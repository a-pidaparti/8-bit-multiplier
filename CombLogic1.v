==> flow/design.v <==
`timescale 1ns / 1ps
module CombLogic1(
    input [7:0] Mcand,
    input [7:0] Mplier,
    input load,
    output reg [15:0] product,
    output done,
    input clock,
    output reg [16:0] ACC,   
    output reg [1:0] state  
    );
    reg [2:0] counter;
    reg done;
    initial 
    begin
        ACC <= 17'b00000000000000000;
        state <= 0;
        counter <= 0;
    end
    always@(posedge clock) 
    begin      
        case(state)
            0: begin
                state = Mcand[0] + 1;
                if(load)
                begin
                    state <= 0;
                    ACC <= 0;
                    counter <= 0;
                end
                end
            1: begin
                ACC <= {0, ACC[16:1]};
                counter <= counter + 1;
                if(counter == 7)
                begin
                    state <= 3;
                    ACC <= {1'b0, ACC[16:1]};
                end
                else
                begin
                    state <= Mcand[counter + 1] + 1;
                end
                if(load)
                begin
                    state <= 0;
                    ACC <= 0;
                    counter <= 0;
                end
            end
            2: begin
                ACC = {ACC[16:8] + {0, Mplier}, ACC[7:0]};
                ACC = {0, ACC[16:1]};
                counter <= counter + 1;
                if(counter == 7)
                begin
                    state <= 3;
                   ACC <= {1'b0, ACC[16:1]};
                end
                else
                begin
                    state = Mcand[counter + 1] + 1;
                end
                if(load)
                begin
                    state <= 0;
                    ACC <= 0;
                    counter <= 0;
                end                
            end
            3: begin
                done <= 1;
                product <= ACC[15:0];
            end
        endcase
    end  
endmodule
# [Tool chain data of CombLogic1]
# The steps from the RTL of CombLogic1 to its reports follow in flow order.
# Line numbers count from 1 in the design file above.
# Library cell names are shortened.
# A cell with -- has no value.
[inputs] top="CombLogic1" clock_port="clock" cell_library="sky130hd" pvt_corner="tt_025C_1v80"

# [Elaborated design]
# Yosys after proc, flatten, opt, wreduce and memory -nomap, before mapping. Memory bits, and registers merged into a memory's read port (data or address), are not among the register bits. Print and check cells are not counted. Equal cells are merged and count once.
[classes] addsub=4 eq_ne=5 n_shift=1 mux=12 n_logic=1 reduce_and_logical=5
[op_table] cell="parallel mux 17 bit (select 3 bit)" n=1
[op_table] cell="two-way mux 16 bit" n=3
[op_table] cell="two-way mux 17 bit" n=1
[op_table] cell="adder 9 x 8 -> 9 bit" n=1
[op_table] cell="indexed select 8 x 5 -> 1 bit" n=1
[op_table] cell="parallel mux 3 bit (select 2 bit)" n=1
[op_table] cell="two-way mux 3 bit" n=2
[op_table] cell="two-way mux 2 bit" n=3
[op_table] cell="adder 1 x 1 -> 2 bit (second input constant)" n=2
[op_table] cell="== test 2 bit (second input constant)" n=2
[op_table] cell="AND reduction 2 bit" n=2
[op_table] cell="adder 3 x 1 -> 4 bit (second input constant)" n=1
[op_table] cell="parallel mux 2 bit (select 2 bit)" n=1
[op_table] cell="== test 3 bit (second input constant)" n=1
[op_table] cell="nonzero test 3 bit" n=1
[op_table] cell="== test 2 x 1 -> 1 bit (second input constant)" n=1
[op_table] cell="!= test 2 bit (second input constant)" n=1
[op_table] cell="logical NOT 2 bit" n=1
[op_table] cell="OR reduction 2 bit" n=1
[op_table] cell="inverter 1 bit" n=1
[bits] reg_bits=38 input_bits=18 out_inout_bits=36 elab_cells=32

# [Depth]
# Longest topological path by Yosys (ltp), each cell counted once; first at word level (registers and memories cut), then after technology mapping (sequential cells cut; the memories' decode and read muxes count).
[logic_depth] depth_word=6 abc_area=0 mapped_depth=8 mapped_depth_nobuf=7

# [After synthesis]
# The flow's flattened synthesis, as Yosys stat reports it; memories are mapped. The netlist is that of the ABC_AREA named above (0 if unset); the other value can give another one.
[by_type] cell="edfxtp_1" n=37
[by_type] cell="ha_1" n=14
[by_type] cell="mux2_2" n=7
[by_type] cell="a21oi_1" n=11
[by_type] cell="a22oi_1" n=7
[by_type] cell="nor2_1" n=11
[by_type] cell="o21ai_0" n=7
[by_type] cell="xnor2_1" n=4
[by_type] cell="a32oi_1" n=3
[by_type] cell="nand3_1" n=5
[by_type] cell="a21o_1" n=3
[by_type] cell="buf_4" n=3
[by_type] cell="mux4_2" n=1
[by_type] cell="nand2_1" n=6
[by_type] cell="fa_1" n=1
[by_type] cell="mux2i_1" n=2
[by_type] cell="and2_1" n=3
[by_type] cell="and3_1" n=3
# Not listed: further types 23, cells in them 30.
[synth_totals] stdcells=158 area_um2=2004.4 seq_area_um2=1111.1 ff_cells=37 buffers=8

# [Path before layout]
# OpenSTA on the mapped netlist: ideal clock, no wires. The path of least setup slack (recovery checks aside). Input and output delay are each 20% of the period. Register names are those of the netlist, which keeps one name where synthesis merged equal registers.
[synth_timing] path_type="input to register" startpoint="input port Mplier[0]" endpoint="register ACC[12]" clock_period_ns=5.21 setup_time_ns=0.254 t_first_pin_ns=1.042 arrival_time_ns=2.533 t_required_ns=4.956 path_slack_ns=2.422 delay_ns=1.745 driving_pins=7 n_path_buf=0 synth_period_reached_ns=2.788
# "delay_ns" = arrival - input delay + setup time.
# "driving_pins" counts driving pins, that of a launching flip-flop among them; a cell with two outputs on the path counts twice.
# "synth_period_reached_ns" is the clock period less the worst setup slack; recovery checks do not enter. This is arithmetic on one report: input and output delays are still those of the set period (20% each).
# The rows between start and end are the longest chain of elaborated cells between them; the timing report does not say that the signal goes this way. Where chains are equally long, one stands for them.
# A line is the first line of the expression or statement that the cell stems from. Yosys adds cells for indexed reads and writes and turns some case tables into memories.
# A register here has more assigning lines than the two given.
[synth_via] path_cell_list="ha_1 > fa_1 > a21o_1 > a221oi_2 > xnor2_1 > a32oi_1 > a21bo_1" elab_chain_cells=4 cone_cells=4 cone_lines=4 classes_between="add/sub: 1; mux: 3"
[synth_rtl] item="from (decl)" line=4 rtl="input [7:0] Mplier,"
[synth_rtl] item="adder 9 x 8 -> 9 bit" line=52 rtl="ACC = {ACC[16:8] + {0, Mplier}, ACC[7:0]};"
[synth_rtl] item="two-way mux 16 bit" line=55 rtl="if(counter == 7)"
[synth_rtl] item="two-way mux 16 bit" line=64 rtl="if(load)"
[synth_rtl] item="parallel mux 17 bit (select 3 bit)" line=22 rtl="case(state)"
[synth_rtl] item="to (assign)" line=33 rtl="ACC <= {0, ACC[16:1]};"
[synth_rtl] item="to (assign)" line=38 rtl="ACC <= {1'b0, ACC[16:1]};"
[synth_rtl] item="to (decl)" line=9 rtl="output reg [16:0] ACC,"

# [Worst path after layout]
# From the final timing report of run A: the path of least setup slack in the routed layout; clock arrival at registers is part of the times.
[layout_timing] path_type="register to register" startpoint="register ACC[8]" endpoint="register ACC[12]" clock_period_ns=1.4 setup_time_ns=0.23 t_first_pin_ns=0.29 arrival_time_ns=2.24 t_required_ns=1.46 path_slack_ns=-0.78 driving_pins=8 n_path_buf=0
# The rows between start and end are the longest chain of elaborated cells between them; the timing report does not say that the signal goes this way. Where chains are equally long, one stands for them.
# A register here has more assigning lines than the two given.
[layout_via] path_cell_list="edfxtp_1 > ha_2 > fa_2 > a21o_1 > a221oi_4 > xnor2_2 > a32oi_1 > a21bo_1" elab_chain_cells=4 cone_cells=4 cone_lines=4 classes_between="add/sub: 1; mux: 3"
[layout_rtl] item="from (decl)" line=9 rtl="output reg [16:0] ACC,"
[layout_rtl] item="from (assign)" line=33 rtl="ACC <= {0, ACC[16:1]};"
[layout_rtl] item="from (assign)" line=38 rtl="ACC <= {1'b0, ACC[16:1]};"
[layout_rtl] item="adder 9 x 8 -> 9 bit" line=52 rtl="ACC = {ACC[16:8] + {0, Mplier}, ACC[7:0]};"
[layout_rtl] item="two-way mux 16 bit" line=55 rtl="if(counter == 7)"
[layout_rtl] item="two-way mux 16 bit" line=64 rtl="if(load)"
[layout_rtl] item="parallel mux 17 bit (select 3 bit)" line=22 rtl="case(state)"
[layout_rtl] item="to (assign)" line=33
[layout_rtl] item="to (assign)" line=38
[layout_rtl] item="to (decl)" line=9

Wiki page: CombLogic1 / flow data

Measured data: module CombLogic1, platform sky130hd, 2 stored runs of the flow under differing settings, order arbitrary. Input and output delays are each 20% of the period that was set; the output load is 0.01 pF.
By "achieved clock period" is meant the clock period of the run minus its worst setup slack. This is arithmetic on one report: input and output delays are still those of the set period (20% each).
"worst setup path time": the worst setup path's part of the clock period (all of it between registers, 20% less for each end at a port) less its slack. A launch clock that arrives late makes it longer, a capture clock that arrives late makes it shorter.
By "power" is meant OpenSTA's value without simulated activity: inputs other than the clock are taken to toggle once in ten clock periods, and the tool carries that through the logic.
[run A] settings: period_ns=1.4, CAP_MARGIN=20, CORE_MARGIN=2, CORE_UTILIZATION=40, SLEW_MARGIN=20
[run A] result: chip area after synthesis (Yosys) 2004.4 um^2, die area 5593.5 um^2, standard-cell area of the final layout 3432.0 um^2, utilization 0.717, worst setup slack after layout -0.783 ns, total negative slack -9.027 ns, worst hold slack 0.492 ns, power 7.685 mW, achieved clock period 2.183 ns, worst setup path time 2.18 ns, worst setup path kind register to register
[run B] settings: period_ns=3.36, CORE_UTILIZATION=42, SETUP_SLACK_MARGIN=0.49, PLACE_DENSITY=0.56, HOLD_SLACK_MARGIN=0.02, CELL_PAD_IN_SITES_GLOBAL_PLACEMENT=1, TNS_END_PERCENT=55, GPL_ROUTABILITY_DRIVEN=1, CTS_CLUSTER_DIAMETER=151, CAP_MARGIN=5, SLEW_MARGIN=5, MAX_ROUTING_LAYER=met5, CORE_MARGIN=2
[run B] result: chip area after synthesis (Yosys) 2004.4 um^2, die area 5340.7 um^2, standard-cell area of the final layout 2688.8 um^2, utilization 0.577, worst setup slack after layout 0.688 ns, total negative slack 0.000 ns, worst hold slack 0.448 ns, power 2.458 mW, achieved clock period 2.672 ns, worst setup path time 2.00 ns, worst setup path kind input to register
